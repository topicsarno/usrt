==> flow/design.v <==
module busint (
  input [31:0]  i_Paddr,
  input         i_Penable,
  input         i_Psel,
  input         i_Pwrite,
  output        o_Tx_En,
  output        o_Rx_En,
  output        o_Stw_En,
  output        o_Str_En
  );
  parameter c_ST = 2'b00;  
  parameter c_TX = 2'b01;  
  parameter c_RX = 2'b10;  
  wire       w_En   = (i_Penable & i_Psel);
  wire [1:0] w_Addr = (i_Paddr[31:30]);
  assign o_Stw_En = (w_En & (w_Addr == c_ST) & i_Pwrite);
  assign o_Str_En = (w_En & (w_Addr == c_ST) & !i_Pwrite);
  assign o_Tx_En  = (w_En & (w_Addr == c_TX) & i_Pwrite);
  assign o_Rx_En  = (w_En & (w_Addr == c_RX) & !i_Pwrite);
endmodule
module txdatreg(
  input       i_Pclk,   
  input       i_Enable, 
  input       i_Reset,
  input       i_Done,
  input [7:0] i_Data,
  output reg       o_Ready,
  output reg       o_Busy,
  output reg [7:0] o_Data
  );
  always @ (posedge i_Pclk) begin
    o_Ready <= 0;
    if (i_Reset) begin  
      o_Data <= 8'b0;
      o_Busy <= 0;
    end
    if (o_Busy) begin  
      if (i_Done) begin  
        o_Busy <= 0;
      end
    end else begin  
      if (i_Enable) begin  
        o_Data <= i_Data; 
        o_Busy <= 1; 
        o_Ready <= 1;  
      end
    end
  end
endmodule
module rxdatreg(
  input         i_Pclk,
  input         i_Reset,
  input         i_Push,
  input         i_Pop,
  input [7:0]   i_Data,
  output reg [7:0] o_Data,
  output reg       o_Full
  );
  always @ (posedge i_Pclk) begin
    if (i_Reset) begin
      o_Data <= 8'b0;
      o_Full <= 0;
    end else begin
      if (i_Push) begin
        o_Data <= i_Data;
        o_Full <= 1;
      end
      if (i_Pop) begin
        o_Full <= 0;
      end
    end
  end
endmodule
module statusreg(
  input         i_Pclk,
  input         i_Tx_Busy,
  input         i_Rx_Full,
  input         i_Reset,
  input         i_Enable,
  input         i_Pwrite,
  input [7:0]   i_Data,
  output reg        o_Ready,
  output [7:0]      o_Status,
  output [1:0]      o_Parity,
  output [13:0]     o_Baud
  );
  reg [4:0] r_Control = 0;  
  always @ (posedge i_Pclk) begin    
    if (i_Reset) begin
      r_Control <= 4'b0;
      o_Ready <= 0;
    end else begin
      if (i_Enable & i_Pwrite) begin
        r_Control <= i_Data[4:0];
        o_Ready <= 1;
      end else begin
        o_Ready <= 0;
      end
    end
  end
  assign o_Parity = r_Control[4:3];
  assign o_Baud = 
    (r_Control[2:0] == 3'b000) ?  8333 :  
    (r_Control[2:0] == 3'b001) ?  4166 :  
    (r_Control[2:0] == 3'b010) ?  2083 :  
    (r_Control[2:0] == 3'b011) ?  1041 :  
    (r_Control[2:0] == 3'b100) ?   520 :  
    (r_Control[2:0] == 3'b101) ?   260 :  
    (r_Control[2:0] == 3'b110) ?   173 :  
    (r_Control[2:0] == 3'b111) ?    87 :  
                                 1041 ;  
  assign o_Status = {1'b0,i_Tx_Busy,i_Rx_Full,r_Control};
endmodule
module bus(
  input        i_Pclk,
  input        i_Psel,
  input        i_Penable,
  input        i_Preset,
  input        i_Pwrite,
  input [7:0]  i_Pwdata,
  input [31:0] i_Paddr,
  output [7:0] o_Prdata,
  output       o_Pready
  );
  reg [7:0] r_Rx_Mock = 8'b11001010;
  reg       r_Push = 1;
  wire w_Tx_En ;
  wire w_Rx_En ;
  wire w_Stw_En ;
  wire w_Str_En ;
  wire [7:0] w_St_Data;
  wire       w_St_Pready;
  wire [7:0] w_Tx_Data;
  wire       w_Tx_Done;
  wire       w_Tx_Busy;
  wire       w_Tx_Pready;
  wire [7:0] w_Rx_Data;
  wire       w_Rx_Push; 
  wire       w_Rx_Full; 
  wire w_Read_Pready = w_Rx_En | w_Str_En;
  wire w_Write_Pready = w_Tx_Pready | w_St_Pready;
  wire w_Stw_Edge = w_Stw_En & (~w_Write_Pready);
  assign o_Pready = w_Read_Pready | w_Write_Pready; 
  assign o_Prdata = w_Rx_En ? w_Rx_Data : w_St_Data;
  busint BI(
    .i_Paddr(i_Paddr),
    .i_Psel(i_Psel),
    .i_Penable(i_Penable),
    .i_Pwrite(i_Pwrite),
    .o_Tx_En(w_Tx_En),
    .o_Rx_En(w_Rx_En),
    .o_Stw_En(w_Stw_En),
    .o_Str_En(w_Str_En)
    );
  statusreg ST(
    .i_Pclk(i_Pclk),
    .i_Reset(i_Preset),
    .i_Enable(w_Stw_Edge),
    .i_Pwrite(i_Pwrite),
    .i_Data(i_Pwdata),
    .o_Ready(w_St_Pready),
    .o_Status(w_St_Data)
    );
  txdatreg TXD(
    .i_Pclk(i_Pclk),
    .i_Enable(w_Tx_En),
    .i_Reset(i_Preset),
    .i_Done(w_Tx_Done),  
    .i_Data(i_Pwdata),
    .o_Data(w_Tx_Data),  
    .o_Busy(w_Tx_Busy),
    .o_Ready(w_Tx_Pready)
    );
  rxdatreg RXD(
    .i_Pclk(i_Pclk),
    .i_Reset(i_Preset),
    .i_Push(w_Rx_Push),
    .i_Pop(w_Rx_En),
    .i_Data(r_Rx_Mock),
    .o_Data(w_Rx_Data),
    .o_Full(w_Rx_Full)
    );
endmodule
# --- From RTL to reports: bus ---
# The steps from the RTL of bus to its reports follow in flow order.
# Lines are those of the file above, counted from 1.
# Operators carry their Yosys type and port widths (W data, S select, Z words).
# Cell names lack the library's common part.
setup:
  top_module: "bus"
  clock_port: "i_Pclk"
  cell_library: "sky130hd"
  corner: "tt_025C_1v80"

# --- Elaborated design ---
# Yosys after proc, flatten, opt, wreduce and memory -nomap, before mapping. Enables and synchronous resets that opt folds into registers are not counted as muxes. Memory bits, and registers merged into a memory's read port (data or address), are not among the register bits. Print and check cells are not counted. Equal cells are merged and count once.
word_totals:
  regBits: 9
  inputBits: 45
  output_inout_bits: 9
  wordCells: 30
classes:
  eq_ne: 2
  mux: 7
  bitwise: 14
  n_reduce_logical: 2
op_table:
  columns: ["cell", "n"]
  rows:
  - ["$and A1 B1 Y1", 10]
  - ["$mux W8", 1]
  - ["$mux W1", 6]
  - ["$or A1 B1 Y1", 3]
  - ["$eq A2 B1 Y1 const B", 1]
  - ["$eq A2 B2 Y1 const B", 1]
  - ["$logic_not A2 Y1", 1]
  - ["$not A1 Y1", 1]
  - ["$logic_not A1 Y1", 1]

# --- Logic depth ---
# Depth = most cells in a row (Yosys ltp): at word level without a register or memory, in the mapped netlist without a sequential cell, where the memories' decode and read muxes count.
depth:
  ltp_word: 6
  ABC_AREA: 0
  depth_mapped: 4
  depth_no_buf: 3

# --- Netlist ---
# The flow's flattened synthesis, as Yosys stat reports it; memories are mapped. The netlist is that of the ABC_AREA named above (0 if unset); the other value can give another one.
# Totals and module areas in this step are rounded.
by_type:
  columns: ["cell_type", "n", "area_total_um2"]
  rows:
  - ["dfxtp_1", 8, 160.154]
  - ["mux2i_1", 5, 50.048]
  - ["nand2_1", 10, 37.536]
  - ["nor2b_1", 4, 25.024]
  - ["buf_4", 3, 22.522]
  - ["nor4_4", 1, 21.27]
  - ["nand3b_4", 1, 20.019]
  - ["nand4b_1", 1, 8.758]
  - ["a21o_1", 1, 7.507]
  - ["and2_2", 1, 7.507]
  - ["and2b_1", 1, 7.507]
  - ["nor2_1", 2, 7.507]
  - ["nor3b_1", 1, 7.507]
  - ["nand2b_1", 1, 6.256]
  - ["o21ai_0", 1, 5.005]
  - ["clkbuf_1", 1, 3.754]
  - ["conb_1", 1, 3.754]
  - ["inv_1", 1, 3.754]
mapped:
  cells: 44
  synth_area_um2: 405
  seqArea_um2: 160
  flip_flops: 8
  buf_cells: 4
# The figures by module come from a second, unflattened synthesis with its own total; it is not the netlist above.
unflattened:
  cells_unflattened: 131
  hier_area_um2: 1340
# Rows give one instance, submodules left out.
by_module:
  columns: ["mod", "instances", "n_cells", "mod_area_um2", "seq_area_um2"]
  rows:
  - ["txdatreg", 1, 31, 427, 200]
  - ["statusreg", 1, 52, 419, 120]
  - ["rxdatreg", 1, 29, 314, 180]
  - ["bus", 1, 13, 128, 0.0]
  - ["busint", 1, 6, 48.8, 0.0]

# --- Path before layout ---
# Path of least setup slack by OpenSTA after synthesis, without wires, with an ideal clock, recovery checks aside; 20% of the period is set as input and as output delay. Where synthesis merged equal registers, the netlist keeps one of their names.
synth_path:
  path_type: "input to output"
  startpoint: "input i_Paddr[30]"
  endpoint: "output o_Prdata[0]"
  clock_period_ps: 2310
  input_delay_ps: 462
  output_delay_ps: 462
  launch_ps: 462
  arrival_time_ps: 1239
  t_required_ps: 1848
  path_slack_ps: 609
  path_delay_ps: 777
  driving_pins: 3
  n_path_buf: 0
  period_less_setup_slack_ps: 1701
# "path_delay_ps" = arrival - input delay + setup time.
# A path that ends at an output port has no setup time.
# "driving_pins" counts driving pins, that of a launching flip-flop among them; a cell with two outputs on the path counts twice.
# "period_less_setup_slack_ps" is the clock period less the worst setup slack; recovery checks do not enter. This is arithmetic on one report: input and output delays are still those of the set period (20% each).
# Between the ends stands the longest chain of elaborated cells between them, by number of cells; it is not shown to be the way that was timed. Of several equally long chains one is given.
# Each line given opens the expression or statement behind the cell; cells for indexed reads and writes are added by Yosys, which also makes memories of some case tables.
synth_via:
  cell_sequence: "nand3b_4 nor3b_1 and2b_1"
  elab_chain_cells: 4
  cone_cells: 4
  lines_between: 2
  cone_classes: "1 x eq/ne; 1 x mux; 2 x logic"
synth_rtl:
  columns: ["item", "line", "rtl"]
  rows:
  - ["start, declared", 121, "input [31:0] i_Paddr,"]
  - ["$eq A2 B2 Y1", 19, "assign o_Rx_En  = (w_En & (w_Addr == c_RX) & !i_Pwrite);"]
  - ["$and A1 B1 Y1 x2", 19, null]
  - ["$mux W8", 144, "assign o_Prdata = w_Rx_En ? w_Rx_Data : w_St_Data;"]
  - ["end, declared", 122, "output [7:0] o_Prdata,"]

# Top module bus; platform sky130hd; tools Yosys and OpenROAD; 2 stored runs in no particular order. Input and output delays are each 20% of the period that was set; the output load is 0.01 pF.
runs:
  - name: "job 1"
    settings:
      period_ns: 1.44
      CORE_UTILIZATION: 55
      CAP_MARGIN: 20
      CORE_MARGIN: 2
      SLEW_MARGIN: 20
    outcome: "did not finish, floorplanning stopped with PDN-0185"
  - name: "job 2"
    settings:
      period_ns: 2.57
      CORE_UTILIZATION: 61
      CORE_MARGIN: 7
      ABC_AREA: 1
      GPL_TIMING_DRIVEN: 1
      CTS_CLUSTER_SIZE: 91
      CAP_MARGIN: 20
      SLEW_MARGIN: 20
    outcome: "did not finish, floorplanning stopped with PDN-0185"
